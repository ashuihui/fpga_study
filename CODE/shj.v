==> flow/design.v <==
module buy(clk,buy2,buy6,back,cancel,sure,get2,get6,backAll);
	input wire clk;
	input wire buy2;
	input wire buy6;
	input wire back;
	input wire cancel;
	input wire sure;
	output reg get2;
	output reg get6;
	output reg backAll;
	reg  re2;
	reg  re6;
	reg	 Ba;
	initial
	begin
		re2=0;
		re6=0;
		get2=0;
		get6=0;
		Ba=0;
		backAll=0;
	end
	always@(posedge clk)
	begin
		if(buy2&&!buy6&&!back)
			begin
			re2=1;
			re6=0;
			Ba=0;
			end
		else if(!buy2&&buy6&&!back) 
			begin
			re6=1;
			re2=0;
			Ba=0;
			end
		else if(!buy2&&!buy6&&back) 
			begin
			Ba=1;
			re6=0;
			re2=0;
			end
		else
			begin
				re2=0;
				re6=0;
				Ba=0;
			end
		if(cancel)
			begin
				re6=0;
				re2=0;
				get2=0;
				get6=0;
				Ba=0;
				backAll=0;
			end
		else
			begin
				if(sure)
					begin
						get2=re2;
						get6=re6;
						backAll=Ba;
					end
				else
					begin
					get2=0;
					get6=0;
					backAll=0;
					end
			end	
	end 
endmodule	
 module	count(clk,one,fine,ten,cint);
	input wire clk;
	input wire one;
	input wire fine;
	input wire ten;
	output reg [3:0] cint;
	initial
	begin
		cint=4'd0;
	end
	always@(posedge clk)
	begin
		if(one&&!fine&&!ten)
		cint<=4'd1;
		else if(!one&&fine&&!ten)
		cint<=4'd5;
		else if(!one&&!fine&&ten)
		cint<=4'd10;
		else
		cint<=4'd0;
	end 
endmodule
module sell(clk,cint,get2,get6,backAll,money,haveGood2,haveGood6,put2,put6,putMoney);
	input wire clk;
	input wire [3:0] cint;
	input wire get2;
	input wire get6;
	input wire backAll;
	output reg [7:0] money;
	output reg haveGood2;
	output reg haveGood6;
	output reg put2;
	output reg put6;
	output reg putMoney;
	reg re2;
	reg re6;
	reg [7:0] outMoney;
	reg  reMoney;
	initial
	begin
		money=8'd0;
		outMoney=8'd0;
		haveGood2=1;
		haveGood6=1;
		put2=0;
		put6=0;
		reMoney=0;
	end
	always@(posedge clk)
	begin
		if(get2)
			begin
				re2=1;
				re6=0;
			end
		else if(get6)
			begin
				re2=0;
				re6=1;
			end
		else
			begin
				re2=re2;
				re6=re6;
			end
		money=money+cint;
		if(backAll)
			begin
				outMoney=outMoney+money;
				money=8'd0;
				put2=0;
				put6=0;
			end
		else if(re2&&haveGood2)
			begin
				if(money>2)
					begin
						put2=1;
						put6=0;
						re2=0;
						money=money-4'd2;
					end
				else
					begin
						put2=0;
					end
			end
		else if(re6&&haveGood6)
			begin
				if(money>6)
					begin
						put6=1;
						put2=0;
						re6=0;
						money=money-4'd6;
					end
				else
					put6=0;
			end
		else
			begin
				put2=0;
				put6=0;
			end
		if(outMoney!=0)
			begin
				reMoney=1;
				outMoney=outMoney-8'd1;
			end
		else
			reMoney=0;
	end 
	always@(reMoney)
	begin
		if(reMoney)
			begin
				putMoney=clk;
			end
		else
			putMoney=0;
	end	
endmodule
module shj(clk,one,fine,ten,buy2,buy6,back,cancel,sure,money,haveGood2,haveGood6,put2,put6,putMoney);
	input wire clk;
	input wire one;
	input wire fine;
	input wire ten;
	input wire buy2;
	input wire buy6;
	input wire back;
	input wire cancel;
	input wire sure;
	output wire [7:0] money;
	output wire haveGood2;
	output wire haveGood6;
	output wire put2;
	output wire put6;
	output wire putMoney;
	wire [3:0] cint;
	wire get2;
	wire get6;
	wire backAll;
	count count1(
				.clk(clk),
				.one(one),
				.fine(fine),
				.ten(ten),
				.cint(cint)
				);
	buy buy1(
			.clk(clk),
			.buy2(buy2),
			.buy6(buy6),
			.back(back),
			.cancel(cancel),
			.sure(sure),
			.get2(get2),
			.get6(get6),
			.backAll(backAll)
			);
	sell sell1(
				.clk(clk),
				.cint(cint),
				.get2(get2),
				.get6(get6),
				.backAll(backAll),
				.money(money),
				.haveGood2(haveGood2),
				.haveGood6(haveGood6),
				.put2(put2),
				.put6(put6),
				.putMoney(putMoney)
				);
endmodule
* Step by step through the tools: shj
Tool output for the design above, in the order of the flow. Line numbers count from 1 in the design file above. Operators carry their Yosys type and port widths (W data, S select, Z words). Cell names lack the library's common part. A cell with - has no value.
Set-up: top module shj, clock input clk, standard-cell library sky130hd, timing corner tt_025C_1v80

* After elaboration
Counts by Yosys on the flattened word-level netlist (proc, flatten, opt, wreduce; memories kept). Register bits leave out memories and registers merged into their read ports (data or address). Print and check cells are left out. Cells with the same type and inputs are merged into one.
Bit counts: cells after elaboration 77, bits of input ports 9, flip-flop bits (word level) 28, output and inout port bits 13
Cells by class: equality and inequality tests 2, multiplexer cells 32, $lt $le $gt $ge 2, reductions and logical operators 23, add/subtract/negate cells 5, bitwise gates (word level) 1
Operators by type and width (count):
- $mux W8 | 6
- $mux W1 | 24
- $logic_and A1 B1 Y1 | 12
- $sub A8 B1 Y8 const B | 1
- $sub A8 B2 Y8 const B | 1
- $gt A8 B2 Y1 const B | 1
- $sub A8 B3 Y8 const B | 1
- $gt A8 B3 Y1 const B | 1
- $add A8 B4 Y8 | 1
- $add A8 B8 Y8 | 1
- $reduce_bool A8 Y1 | 1
- $logic_not A1 Y1 | 6
- $reduce_or A2 Y1 | 2
- $reduce_or A4 Y1 | 1
- $mux W4 | 1
- $ne A3 B2 Y1 const B | 1
- $reduce_or A3 Y1 | 1
- $mux W3 | 1
- $ne A2 B2 Y1 const B | 1
- $not A1 Y1 | 1

* Logic depth
Yosys ltp: most cells in a row. Word level: on the elaborated netlist, between registers, memories and ports. Mapped: between sequential cells and ports; inverters and the memories' decode and read muxes count.
Depth: depth after elaboration 6, ABC_AREA 0, depth in mapped cells 16, depth with buffers taken out 15

* Synthesis result
Source: synth_stat.txt of the flow (Yosys; design flattened, memories mapped). It holds for the ABC_AREA given above (unset counts as 0); a run with the other value may have another netlist.
Cells by type:
- dfxtp_1 | count 27, area in all 540.518 um2
- ha_1 | count 15, area in all 187.68 um2
- nor2_1 | count 22, area in all 82.579 um2
- mux2i_1 | count 8, area in all 80.077 um2
- inv_1 | count 16, area in all 60.058 um2
- o21a_1 | count 8, area in all 60.058 um2
- o21ai_0 | count 11, area in all 55.053 um2
- a21oi_1 | count 10, area in all 50.048 um2
- nand2_1 | count 13, area in all 48.797 um2
- xnor2_1 | count 5, area in all 43.792 um2
- fa_1 | count 2, area in all 40.038 um2
- a21o_1 | count 5, area in all 37.536 um2
- nor2b_1 | count 6, area in all 37.536 um2
- a211oi_1 | count 4, area in all 30.029 um2
- nand3_1 | count 6, area in all 30.029 um2
- nor3b_1 | count 4, area in all 30.029 um2
- a2111oi_4 | count 1, area in all 27.526 um2
- a211o_1 | count 3, area in all 26.275 um2
Other cell types: 47; their cells: 78.
Mapped netlist: buffers 8, standard cells after synthesis 244, area of sequential cells 540.5 um2, mapped area 2092.0 um2, mapped flip-flops 27
By module: a second synthesis without flattening, with its own total; a netlist apart from the flattened one above.
Second synthesis, totals: cell total of the unflattened synthesis 243, area total of the unflattened synthesis 2034.5 um2
Rows give one instance, submodules left out.
Modules:
- sell | area 1833.0 um2, cells 228, instances 1
- buy | area 106.4 um2, cells 7, instances 1
- count | area 95.1 um2, cells 8, instances 1
- shj | area 0.0 um2, cells 0, instances 1

Subject: shj on sky130hd, stored results

Hello all,

Top module shj; platform sky130hd; tools Yosys and OpenROAD; 2 stored runs in no particular order. Input and output delays are each 20% of the period that was set; the output load is 0.01 pF.
"achieved period" = clock period - worst setup slack. The figure is calculated, with input and output delays left at 20% of the set period.
"time used up by the worst setup path" = time allowed to the worst setup path (clock period - input delay - output delay, where it has them) - its slack; a late launch clock adds to it, a late capture clock takes from it.
"time used up by the worst setup path" is known to 10 ps.

[flow run A] flow files
==> flow/run.sh <==
#!/bin/bash
# the make line also repeats the synthesis and layout settings of config.mk as NAME=value (left out here)
make -C /OpenROAD-flow-scripts/flow DESIGN_CONFIG=/design/flow/config.mk WORK_HOME=/design/flow/orfs CLKGATE_MAP_FILE= finish
==> flow/config.mk <==
export PLATFORM = sky130hd
export DESIGN_NAME = shj
export DESIGN_NICKNAME = shj
export VERILOG_FILES = /design/flow/design.v
export SDC_FILE = /design/flow/constraint.sdc
export NUM_CORES = 4
export LEC_CHECK = 0
export CAP_MARGIN = 20
export CELL_PAD_IN_SITES_GLOBAL_PLACEMENT = 1
export CORE_MARGIN = 2
export CORE_UTILIZATION = 59
export CTS_CLUSTER_DIAMETER = 91
export CTS_CLUSTER_SIZE = 34
export GPL_TIMING_DRIVEN = 0
export MAX_ROUTING_LAYER = met4
export PLACE_DENSITY_LB_ADDON = 0.09
export SETUP_SLACK_MARGIN = 1.08
export SLEW_MARGIN = 20
==> flow/constraint.sdc <==
create_clock -name core_clock -period 3.73 [get_ports {clk}]
set_input_delay 0.7460 -clock core_clock [delete_from_list [all_inputs] [get_ports {clk}]]
set_output_delay 0.7460 -clock core_clock [all_outputs]
set_load 0.01 [all_outputs]

[flow run A] result: stopped before the end: placement reported FLW-0024

[flow run B] flow files
==> flow/run.sh <==
#!/bin/bash
# the make line also repeats the synthesis and layout settings of config.mk as NAME=value (left out here)
make -C /OpenROAD-flow-scripts/flow DESIGN_CONFIG=/design/flow/config.mk WORK_HOME=/design/flow/orfs CLKGATE_MAP_FILE= finish
==> flow/config.mk <==
export PLATFORM = sky130hd
export DESIGN_NAME = shj
export DESIGN_NICKNAME = shj
export VERILOG_FILES = /design/flow/design.v
export SDC_FILE = /design/flow/constraint.sdc
export NUM_CORES = 4
export LEC_CHECK = 0
export CAP_MARGIN = 20
export CELL_PAD_IN_SITES_GLOBAL_PLACEMENT = 1
export CORE_MARGIN = 2
export CORE_UTILIZATION = 26
export CTS_CLUSTER_SIZE = 59
export GPL_TIMING_DRIVEN = 0
export HOLD_SLACK_MARGIN = 0.08
export MIN_ROUTING_LAYER = met2
export PLACE_DENSITY_LB_ADDON = 0.05
export SETUP_SLACK_MARGIN = -0.06
export SLEW_MARGIN = 35
export TNS_END_PERCENT = 75
==> flow/constraint.sdc <==
create_clock -name core_clock -period 3.9 [get_ports {clk}]
set_input_delay 0.7800 -clock core_clock [delete_from_list [all_inputs] [get_ports {clk}]]
set_output_delay 0.7800 -clock core_clock [all_outputs]
set_load 0.01 [all_outputs]

[flow run B] result: area inside the die boundary 8779.7 um2; achieved period 3827 ps; time used up by the worst setup path 3830 ps; kind of the worst setup path reg2reg; Yosys chip area after synthesis 2092.0 um2; utilization 32.7%; standard-cell area after layout 2536.2 um2; worst setup slack after layout 73 ps; setup TNS 0 ps

Thanks
