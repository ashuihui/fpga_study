==> flow/design.v <==
module dt(clk,star,finish,one,fine,ten,ticket,sure,money,needMoney,outT,outM);
	input wire clk;
	input wire [5:0] star;
	input wire [5:0] finish;
	input wire one;
	input wire fine;
	input wire ten;
	reg [3:0] cint;
	input wire [1:0] ticket;
	input wire sure;
	output reg [7:0] money;
	output reg [7:0] needMoney;
	output reg outT;
	output reg outM;
	reg [5:0] star1;
	reg [5:0] finish1;
	reg [1:0] direction1;
	reg [1:0] direction2;
	reg [1:0] ticket1;
	reg [3:0] zhan1;
	reg [3:0] zhan2;
	reg [5:0] zhan;
	reg [7:0] outMoney;
	reg [3:0] outTicket;
	reg rem;
	reg ret;
	initial
	begin
		cint=4'd0;
		star1=6'd0;
		finish1=6'd0;
		direction1=2'd0;
		direction2=2'd0;
		ticket1=2'd0;
		zhan1=4'd0;
		zhan2=4'd0;
		zhan=6'd0;
		outMoney=8'd0;
		outTicket=4'd0;
		ret=0;
		rem=0;
	end
	always@(posedge clk)
	begin
		if(one&&!fine&&!ten)
		cint<=4'd1;
		else if(!one&&fine&&!ten)
		cint<=4'd5;
		else if(!one&&!fine&&ten)
		cint<=4'd10;
		else
		cint<=4'd0;
		money=money+cint;
		star1=star;
		finish1=finish;
		direction1=star1>>4;
		direction2=finish1>>4;
		zhan1=star1%6'd16;
		zhan2=finish1%6'd16;
		ticket1=ticket;
		if(direction1==direction2)
			begin
				if(zhan1>zhan2)			
					zhan=zhan1-zhan2;
				else
					zhan=zhan2-zhan1;				
			end
		else
			begin
				zhan=zhan1+zhan2;
			end
		if(zhan<=4'd8)
			needMoney=4'd2*ticket1;
		else if(zhan<=4'd12&&zhan>8)
			needMoney=4'd3*ticket1;
		else if(zhan<=5'd19&&zhan>12)
			needMoney=4'd4*ticket1;
		else if(zhan<=5'd26&&zhan>19)
			needMoney=4'd5*ticket1;
		else if(zhan>=27)
			needMoney=4'd6*ticket1;
		if(sure&&money>needMoney)
			begin
				money=money-needMoney;
				outTicket=ticket1;
				outMoney=money;
				money=0;
			end
		else
			money=money;
		if(outMoney!=0)
			begin
				rem=1;
				outMoney=outMoney-8'd1;
			end 
		else
			rem=0;
		if(outTicket!=0)
			begin
				ret=1;
				outTicket=outTicket-4'd1;
			end
		else
			ret=0;
	end 
	always@(rem)
	begin
		if(rem)
			begin
				outM=clk;
			end
		else
			outM=0;
	end	
	always@(ret)
	begin
		if(ret)
			begin
				outT=clk;
			end
		else
			outT=0;
	end
endmodule
From RTL to reports: dt
The steps from the RTL of dt to its reports follow in flow order.
Lines are those of the file above, counted from 1.
Cell names lack the library's common part.
Not given: -

set-up
  top module = dt
  clock port = clk
  standard-cell library = sky130hd
  timing corner = tt_025C_1v80

Elaborated design
Counts by Yosys on the flattened word-level netlist (proc, flatten, opt, wreduce; memories kept). Register bits leave out memories and registers merged into their read ports (data or address). Print and check cells are left out.

operators by class
  add/sub/neg operators = 7
  $mul = 3
  order comparisons = 10
  equality and inequality tests = 1
  mux-type cells = 17
  reduce/logical cells = 16

operator list
  operator                                                            count
  two-way mux 8 bit                                                   7
  multiplier 2 x 2 -> 4 bit (first input constant)                    2
  greater-than comparator 6 x 4 -> 1 bit (second input constant)      2
  <= comparator 6 x 4 -> 1 bit (second input constant)                2
  <= comparator 6 x 5 -> 1 bit (second input constant)                2
  two-way mux 6 bit                                                   2
  two-way mux 4 bit                                                   3
  logical AND 1 bit                                                   10
  multiplier 3 x 2 -> 5 bit (first input constant)                    1
  subtractor 4 x 4 -> 5 bit                                           2
  subtractor 8 x 1 -> 8 bit (second input constant)                   1
  adder 8 x 4 -> 8 bit                                                1
  subtractor 8 bit                                                    1
  greater-than comparator 8 bit                                       1
  nonzero test 8 bit                                                  1
  greater-or-equal comparator 6 x 5 -> 1 bit (second input constant)  1
  greater-than comparator 6 x 5 -> 1 bit (second input constant)      1
  adder 4 x 4 -> 5 bit                                                1
  subtractor 4 x 1 -> 4 bit (second input constant)                   1
  greater-than comparator 4 bit                                       1
  nonzero test 4 bit                                                  1
  two-way mux 1 bit                                                   4
  zero test 1 bit                                                     3
  two-way mux 3 bit                                                   1
  == test 2 bit                                                       1
  OR reduction 2 bit                                                  1

storage and ports
  register bits after elaboration = 34
  input port bits = 19
  word-level cells = 62

Longest topological paths
Longest topological path by Yosys (ltp), each cell counted once; first at word level (registers and memories cut), then after technology mapping (sequential cells cut; the memories' decode and read muxes count).

depth
  depth in word-level cells = 14
  ABC_AREA = 0
  depth in mapped cells = 26
  depth with buffers taken out = 25

Mapped cells and area
Source: synth_stat.txt of the flow (Yosys; design flattened, memories mapped). It holds for the ABC_AREA given above (unset counts as 0); a run with the other value may have another netlist.

mapped netlist
  standard cells after synthesis = 323
  cell area after synthesis = 2832.7 sq um
  area of sequential cells = 660.6 sq um
  flip-flop cells = 33
  buffer cells = 4

cell types
  cell type  count
  dfxtp_1    33
  ha_1       28
  nor2_1     29
  fa_1       5
  xnor2_1    11
  inv_1      23
  a21oi_1    16
  mux2i_1    8
  xor2_1     7
  nand2_1    16
  o21ai_0    12
  and2_1     8
  nand2b_1   8
  nor3b_1    6
  and3_1     7
  nand4_1    6
  a31o_4     2
  xnor2_2    2

Not listed: further types 55, cells in them 96.

Memo
Re: implementation data of dt

Design dt on sky130hd. What follows are 2 stored runs of the flow, each under its own settings; their order means nothing. The constraints put input and output delay at 20% of the set period each and load the outputs with 0.01 pF.
"period reached": clock period set for the run, less the worst setup slack. It is reckoned from that one timing run; input and output delays stay at 20% of the period that was set.
"time on the worst setup path" means the part of the period allowed to the worst setup path (the constraints hold back 20% at inputs and 20% at outputs) less its slack; where the path has registers, the arrival times of their clocks count too.
By "total power after layout" is meant OpenSTA's value without simulated activity: inputs other than the clock are taken to toggle once in ten clock periods, and the tool carries that through the logic.
Settings: n/a = not set for that run.

item                                      record 1           record 2
period_ns                                 8.81               6.82
CORE_UTILIZATION                          58                 26
SETUP_SLACK_MARGIN                        -0.14              n/a
PLACE_DENSITY_LB_ADDON                    0.12               n/a
CORE_ASPECT_RATIO                         0.56               n/a
CORE_MARGIN                               4                  2
CTS_CLUSTER_DIAMETER                      343                n/a
MAX_ROUTING_LAYER                         met4               n/a
CAP_MARGIN                                20                 20
SLEW_MARGIN                               20                 20
cell area after synthesis (sq um)         2832.7             2832.7
area of the die (sq um)                   6113.3             11746.2
standard-cell area after routing (sq um)  3454.6             3703.6
utilization after layout (%)              75.9               34.5
smallest setup slack (ns)                 0.938              0.350
final setup TNS (ns)                      0.000              0.000
worst hold slack (ns)                     0.533              0.490
total power after layout (W)              0.001229           0.001602
period reached (ns)                       7.872              6.470
time on the worst setup path (ns)         6.11               5.11
type of the worst setup path              input to register  input to register
